==> flow/design.v <==
`timescale 1ns / 1ps
module ADD(
        input [7:0] a,b,
        output [7:0] r,
        output cout
    );
    assign {cout, r} = a + b;
endmodule
`timescale 1ns / 1ps
module ALU(
        input [7:0] ALUinA, ALUinB,
        input [1:0] InsSel,
        output [7:0] ALUout,
        output CO, Z
    );
    wire [7:0] and_out, xor_out, add_out, shift_out;
    wire add_cout, shift_cout, zero_out;
    AND and_inst (.a(ALUinA), .b(ALUinB), .r(and_out));
    XOR xor_inst (.a(ALUinA), .b(ALUinB), .r(xor_out));
    ADD add_inst (.a(ALUinA), .b(ALUinB), .r(add_out), .cout(add_cout));
    CircularLeftShift shift_inst (.a(ALUinA), .r(shift_out));
    ZeroComparator zero_inst (.a(ALUout), .Z(zero_out)); 
    wire [7:0] OutMux [3:0];
    assign OutMux[0] = and_out;
    assign OutMux[1] = xor_out;
    assign OutMux[2] = add_out;
    assign OutMux[3] = shift_out;
    assign ALUout    = OutMux[InsSel];
    wire [7:0] CoutMux [3:0];
    assign shift_cout = shift_out[0];
    assign CoutMux[0] = 0;
    assign CoutMux[1] = 0;
    assign CoutMux[2] = add_cout;
    assign CoutMux[3] = shift_cout;
    assign CO         = CoutMux[InsSel];
    assign Z          = zero_out;
endmodule
`timescale 1ns / 1ps
module AND(
        input [7:0] a,b,
        output [7:0] r
    );
    assign r = a & b;
endmodule
`timescale 1ns / 1ps
module CU(
            Busy,
            clk, reset,
            CO, Z, 
            CUconst,
            InMuxAdd,
            InsSel,
            OutMuxAdd, RegAdd,
            Start,
            WE
        );
        input clk, reset, CO, Z, Start; 
        (* DONT_TOUCH = "TRUE" *) output reg [1:0] InsSel;
        (* DONT_TOUCH = "TRUE" *) output reg [2:0] InMuxAdd;
        (* DONT_TOUCH = "TRUE" *) output reg [3:0] OutMuxAdd, RegAdd;
        (* DONT_TOUCH = "TRUE" *) output reg [7:0] CUconst;
        (* DONT_TOUCH = "TRUE" *) output reg Busy;
        (* DONT_TOUCH = "TRUE" *) output reg WE;
        reg [3:0] state;
        wire [3:0] next_state;
        assign next_state = state + 1;
        always @(posedge clk or posedge reset) begin
            if ( reset ) begin
                state <= 0;
            end else begin
                case(state)
                    4'h0:      state <= Start ? next_state : state;
                    4'h8:      state <= Z ? 4'hA: next_state;  
                    4'h9:      state <= CO ? next_state : 4'hE;  
                    4'hE,4'hF: state <= 0;
                    default:   state <= next_state;
                endcase
            end
        end
        always @(posedge clk or posedge reset) begin
            if ( reset ) begin
                {Busy,WE} = 0;
                {InsSel,CUconst,InMuxAdd,OutMuxAdd,RegAdd} = 0;
            end else begin
                case(state)
                    4'h0: {Busy,WE} = 0;  
                    4'h1: Busy = 1;  
                    4'h2: begin  
                        InMuxAdd    <= 3'h0;  
                        RegAdd      <= 4'h3;
                        WE          <= 1;
                    end
                    4'h3: begin  
                        InMuxAdd    <= 3'h1;  
                        RegAdd      <= 4'h1;  
                    end
                    4'h4: begin  
                        InMuxAdd    <= 3'h2;  
                        RegAdd      <= 4'h1;  
                        CUconst     <= 8'hFF;
                        InsSel      <= 2'h1;  
                    end
                    4'h5: begin  
                        InMuxAdd    <= 3'h3;  
                        RegAdd      <= 4'h1;  
                    end
                    4'h6: begin  
                        InMuxAdd    <= 3'h2;  
                        RegAdd      <= 4'h2;  
                        CUconst     <= 8'h01;           
                        InsSel      <= 2'h2;  
                    end
                    4'h7: begin  
                        InMuxAdd    <= 3'h3;  
                        RegAdd      <= 4'h1;  
                    end
                    4'h8: begin  
                        InMuxAdd    <= 3'h4;  
                        RegAdd      <= 4'h2;  
                        OutMuxAdd   <= 4'h3;  
                        InsSel      <= 2'h2;  
                    end
                    4'h9: begin end  
                    4'hA: begin  
                        InMuxAdd    <= 3'h3;  
                        RegAdd      <= 4'h1;  
                    end
                    4'hB: begin  
                        InMuxAdd    <= 3'h2;  
                        RegAdd      <= 4'h2;  
                        CUconst     <= 8'hFF; 
                        InsSel      <= 2'h1;  
                    end
                    4'hC: begin  
                        InMuxAdd    <= 3'h3;  
                        RegAdd      <= 4'h1;  
                    end
                    4'hD: begin  
                        InMuxAdd    <= 3'h2;  
                        RegAdd      <= 4'h2;  
                        CUconst     <= 8'h01;
                        InsSel      <= 2'h2;  
                    end
                    4'hE: begin  
                        InMuxAdd    <= 3'h3;  
                        RegAdd      <= 4'h0;  
                    end
                    4'hF: begin end 
                endcase
            end
        end
endmodule
`timescale 1ns / 1ps
module CircularLeftShift(
        input [7:0] a,
        output [7:0] r
    );
    assign r = {a[6:0],a[7]};
endmodule
`timescale 1ns / 1ps
module RB(
        input clk, reset,
        input [7:0] InA, InB,
        input [7:0] CUconst, 
        input [2:0] InMuxAdd, 
        input [3:0] OutMuxAdd, RegAdd,
        input WE,
        output [7:0] ALUinA, ALUinB,
        input [7:0] ALUout,
        output [7:0] Out
    );
        parameter N_REGISTERS = 16;
        parameter DATA_WIDTH  = 8;
        reg [DATA_WIDTH-1:0] register_file [N_REGISTERS-1:0];
        wire [DATA_WIDTH-1:0] RegIn, RegOut;
        wire [DATA_WIDTH-1:0] InMux [7:0];
        assign InMux[0] = InA;
        assign InMux[1] = InB;
        assign InMux[2] = CUconst;
        assign InMux[3] = ALUout;
        assign InMux[4] = RegOut;
        assign InMux[5] = RegOut;
        assign InMux[6] = RegOut;
        assign InMux[7] = RegOut;
        assign Out      = register_file[0];
        assign ALUinA   = register_file[1];
        assign ALUinB   = register_file[2];
        assign RegIn  = InMux[InMuxAdd];
        assign RegOut = register_file[OutMuxAdd];
        integer i;
        always @( posedge clk or posedge reset ) begin
            if ( reset ) begin
                for (i=0; i<N_REGISTERS; i=i+1) begin
                    register_file[i] = 0;
                end
            end else begin
                if ( WE ) begin
                    register_file[RegAdd] <= RegIn;
                end
            end
        end
endmodule
`timescale 1ns / 1ps
module TOP(
        input clk, reset,
        input Start,
        output Busy,
        input [7:0] InA, InB,
        output [7:0] Out
    );
    wire [1:0] InsSel;
    wire CO, Z;
    wire [7:0] CUconst;
    wire [2:0] InMuxAdd;
    wire [3:0] OutMuxAdd, RegAdd;
    wire WE;
    wire [7:0] ALUinA, ALUinB;
    wire [7:0] ALUout;
    CU cu_inst (
            .clk(clk), 
            .reset(reset),
            .Start(Start),
            .Busy(Busy),
            .InsSel(InsSel),
            .CO(CO), 
            .Z(Z), 
            .CUconst(CUconst),
            .InMuxAdd(InMuxAdd),
            .OutMuxAdd(OutMuxAdd), 
            .RegAdd(RegAdd),
            .WE(WE)
    );
    RB rb_inst (
            .clk(clk), 
            .reset(reset),
            .InA(InA), 
            .InB(InB),
            .CUconst(CUconst), 
            .InMuxAdd(InMuxAdd), 
            .OutMuxAdd(OutMuxAdd), 
            .RegAdd(RegAdd),
            .WE(WE),
            .ALUinA(ALUinA), 
            .ALUinB(ALUinB),
            .ALUout(ALUout),
            .Out(Out)
    );
    ALU alu_inst (
            .ALUinA(ALUinA), 
            .ALUinB(ALUinB),
            .InsSel(InsSel),
            .ALUout(ALUout),
            .CO(CO), 
            .Z(Z)
    );
endmodule
`timescale 1ns / 1ps
module XOR(
        input [7:0] a,b,
        output [7:0] r
    );
    assign r = a ^ b;
endmodule
`timescale 1ns / 1ps
module ZeroComparator(
        input [7:0] a,
        output Z
    );
    assign Z = a == 0;
endmodule
# From RTL to reports: TOP
# What the tools print for TOP, step after step.
# Lines are those of the file above, counted from 1.
# Operators: Yosys type, input widths -> output width; for muxes data width and select width s.
# A cell with -- has no value.
# setup
top	TOP
clk_port	clk
cell_library	sky130hd
lib_corner	tt_025C_1v80

# Word-level counts
# Counts by Yosys on the flattened word-level netlist (proc, flatten, opt, wreduce). Print and check cells are left out.
# op_classes
n_mux	14
addsub	2
eq_ne	32
reduce_and_logical	26
n_logic	2
# ops
cell	count
$pmux 8 s4	2
$pmux 8 s5	1
$eq 4x4->1 const B	8
$pmux 4 s4	2
$reduce_or 14->1	2
$eq 4x2->1 const B	4
$eq 4x3->1 const B	4
$pmux 8 s2	1
$pmux 3 s5	1
$eq 3x3->1 const B	4
$logic_not 4->1	3
$reduce_or 4->1	3
$mux 4	3
$add 8x8->9	1
$eq 2x2->1 const B	4
$reduce_and 2->1	4
$reduce_or 2->1	4
$eq 4x1->1 const B	2
$and 8x8->8	1
$xor 8x8->8	1
$logic_not 8->1	1
$eq 3x2->1 const B	2
$reduce_or 6->1	1
$reduce_bool 5->1	1
$reduce_or 5->1	1
$eq 2x1->1 const B	2
$reduce_bool 2->1	2
$add 4x1->4 const B	1
# Not listed: further kinds 9, cells in them 10.
# word_totals
elab_cells	88
out_inout_bits	9
in_bits	19
register_bits	56

# Longest topological paths
# Depth = most cells in a row (Yosys ltp): at word level without a register or memory, in the mapped netlist without a sequential cell, where the memories' decode and read muxes count.
# depth
word_depth	5
ABC_AREA	0
depth_mapped	9
depth_no_buf	8

# Netlist
# Yosys stat after the flow's synthesis: flattened, memories mapped to cells. It holds for the ABC_AREA given above (unset counts as 0); a run with the other value may have another netlist.
# mapped
ffs	51
mapped_area_um2	3057.9
stdcells	301
buffers	16
seqArea_um2	1277.5
# types
type	count	type_area_um2
sky130_fd_sc_hd__dfrtp_1	50	1251.2
sky130_fd_sc_hd__mux2_2	37	416.65
sky130_fd_sc_hd__ha_1	12	150.144
sky130_fd_sc_hd__nand2_1	31	116.362
sky130_fd_sc_hd__nor2_1	23	86.333
sky130_fd_sc_hd__a22oi_1	11	82.579
sky130_fd_sc_hd__a21oi_1	15	75.072
sky130_fd_sc_hd__o21ai_0	12	60.058
sky130_fd_sc_hd__mux2i_1	5	50.048
sky130_fd_sc_hd__o31ai_1	6	45.043
sky130_fd_sc_hd__inv_1	11	41.29
sky130_fd_sc_hd__a21boi_4	2	37.536
sky130_fd_sc_hd__a31oi_1	6	37.536
sky130_fd_sc_hd__a211oi_1	4	30.029
sky130_fd_sc_hd__a221o_1	3	30.029
sky130_fd_sc_hd__clkbuf_1	8	30.029
sky130_fd_sc_hd__o211ai_1	4	30.029
sky130_fd_sc_hd__o21a_1	4	30.029
# Other cell types: 36; their cells: 57.
# The figures by module come from a second, unflattened synthesis with its own total; it is not the netlist above.
# unflattened
hier_cells	775
area_unflattened_um2	8528.2
# Rows give one instance, submodules left out.
# by_module
module	n_inst	area_um2	mod_seq_area_um2	cells
RB	1	6646.4	3203.1	562
CU	1	1146.1	400.4	132
ADD	1	324.1	0.0	42
ALU	1	212.7	0.0	12
XOR	1	70.1	0.0	8
CircularLeftShift	1	60.1	0.0	8
AND	1	50.0	0.0	8
ZeroComparator	1	18.8	0.0	3
TOP	1	0.0	0.0	0

# Timing after synthesis
# Path of least setup slack by OpenSTA after synthesis, without wires, with an ideal clock, recovery checks aside; 20% of the period is set as input and as output delay. Where synthesis merged equal registers, the netlist keeps one of their names.
# synth_timing
kind	reg-to-reg
start	register rb_inst.register_file[1][0]
end	register rb_inst.register_file[1][6]
path_buffers	0
delay_ns	2.240
arrival_time_ns	2.144
driving_pins	9
tclk_ns	2.61
required_ns	2.514
launch_ns	0.000
slack_ns	0.370
setup_time_ns	0.096
period_less_setup_slack_ns	2.24
# "delay_ns" is the arrival time less input delay plus setup time.
# "driving_pins" counts driving pins, that of a launching flip-flop among them; a cell with two outputs on the path counts twice.
# "period_less_setup_slack_ns" = period - worst setup slack (recovery checks aside). The figure is calculated, with input and output delays left at 20% of the set period.
# Between the ends stands the longest chain of elaborated cells between them, by number of cells; it is not shown to be the way that was timed. Of several equally long chains one is given.
# A line is the first line of the expression or statement that the cell stems from. Yosys adds cells for indexed reads and writes and turns some case tables into memories.
# synth_via
cell_sequence	sky130_fd_sc_hd__dfrtp_1 > sky130_fd_sc_hd__ha_1 > sky130_fd_sc_hd__fa_1 > sky130_fd_sc_hd__a211oi_1 > sky130_fd_sc_hd__o31ai_2 > sky130_fd_sc_hd__xor2_1 > sky130_fd_sc_hd__a21oi_1 > sky130_fd_sc_hd__o211a_1 > sky130_fd_sc_hd__o31ai_1
elab_chain_len	3
cells_between	3
lines_between	3
cone_classes	add/sub (1); mux (2)
# synth_lines
item	line	rtl
start, declared	174	reg [DATA_WIDTH-1:0] register_file [N_REGISTERS-1:0];
start, assigned	194	register_file[i] = 0;
start, assigned	198	register_file[RegAdd] <= RegIn;
$add 8x8->9	7	assign {cout, r} = a + b;
$pmux 8 s4	28	assign ALUout    = OutMux[InsSel];
$pmux 8 s5	188	assign RegIn  = InMux[InMuxAdd];
end, assigned	194
end, assigned	198
end, declared	174

# Worst path after layout
# Path of least setup slack in the final report of record 1 (OpenROAD, finished layout, wires in). Where an end is a register, its clock arrival counts in the times.
# layout_timing
kind	reg-to-reg
start	register rb_inst.register_file[2][0]
end	register rb_inst.register_file[2][4]
tclk_ns	1.35
driving_pins	10
path_buffers	1
arrival_time_ns	2.58
required_ns	1.54
setup_time_ns	0.11
slack_ns	-1.04
launch_ns	0.29
# Between the ends stands the longest chain of elaborated cells between them, by number of cells; it is not shown to be the way that was timed. Of several equally long chains one is given.
# layout_via
cell_sequence	sky130_fd_sc_hd__dfrtp_1 > sky130_fd_sc_hd__ha_2 > sky130_fd_sc_hd__fa_2 > sky130_fd_sc_hd__a211oi_4 > sky130_fd_sc_hd__buf_4 > sky130_fd_sc_hd__or4b_4 > sky130_fd_sc_hd__nand3_4 > sky130_fd_sc_hd__nand2_4 > sky130_fd_sc_hd__a31oi_4 > sky130_fd_sc_hd__mux2_4
elab_chain_len	3
cells_between	3
lines_between	3
cone_classes	add/sub (1); mux (2)
# layout_lines
item	line	rtl
start, declared	174	reg [DATA_WIDTH-1:0] register_file [N_REGISTERS-1:0];
start, assigned	194	register_file[i] = 0;
start, assigned	198	register_file[RegAdd] <= RegIn;
$add 8x8->9	7	assign {cout, r} = a + b;
$pmux 8 s4	28	assign ALUout    = OutMux[InsSel];
$pmux 8 s5	188	assign RegIn  = InMux[InMuxAdd];
end, assigned	194
end, assigned	198
end, declared	174

# Settings and measured results of 2 stored flow runs for module TOP (sky130hd), not sorted in any way. The constraints put input and output delay at 20% of the set period each and load the outputs with 0.01 pF.
# By "achieved_period_ns" is meant the clock period of the run minus its worst setup slack. This is arithmetic on one report: input and output delays are still those of the set period (20% each).
# By "worst_path_time_ns" is meant the share of the clock period that the worst setup path is allowed (20% is reserved at inputs, 20% at outputs), minus its slack. Clock arrival times at its registers enter into it.
# Settings: -- = not set for that run.
# A result given as -- is not shown for that run.
run	period_ns	CORE_UTILIZATION	SETUP_SLACK_MARGIN	PLACE_DENSITY_LB_ADDON	CORE_ASPECT_RATIO	CORE_MARGIN	CELL_PAD_IN_SITES_GLOBAL_PLACEMENT	CTS_CLUSTER_DIAMETER	MIN_ROUTING_LAYER	MAX_ROUTING_LAYER	CAP_MARGIN	SLEW_MARGIN	PLACE_DENSITY	ABC_AREA	synthesis_area_um2	total_die_area_um2	finish.stdcell_area_um2	fin_util_frac	final_setup_ws_ns	final_setup_tns_ns	achieved_period_ns	worst_path_time_ns	worstPathKind
record 1	1.35	21	-0.06	0.22	1.04	3	3	109	met2	met4	20	20	--	--	3057.9	16046.0	5091.1	0.361	-1.043	-34.826	2.393	2.39	reg-to-reg
record 2	1.68	68	--	--	1.91	2	2	173	--	--	20	25	0.93	0	--	--	--	--	--	--	--	--	--
# Record 2: stopped before the end: placement reported GPL-0301
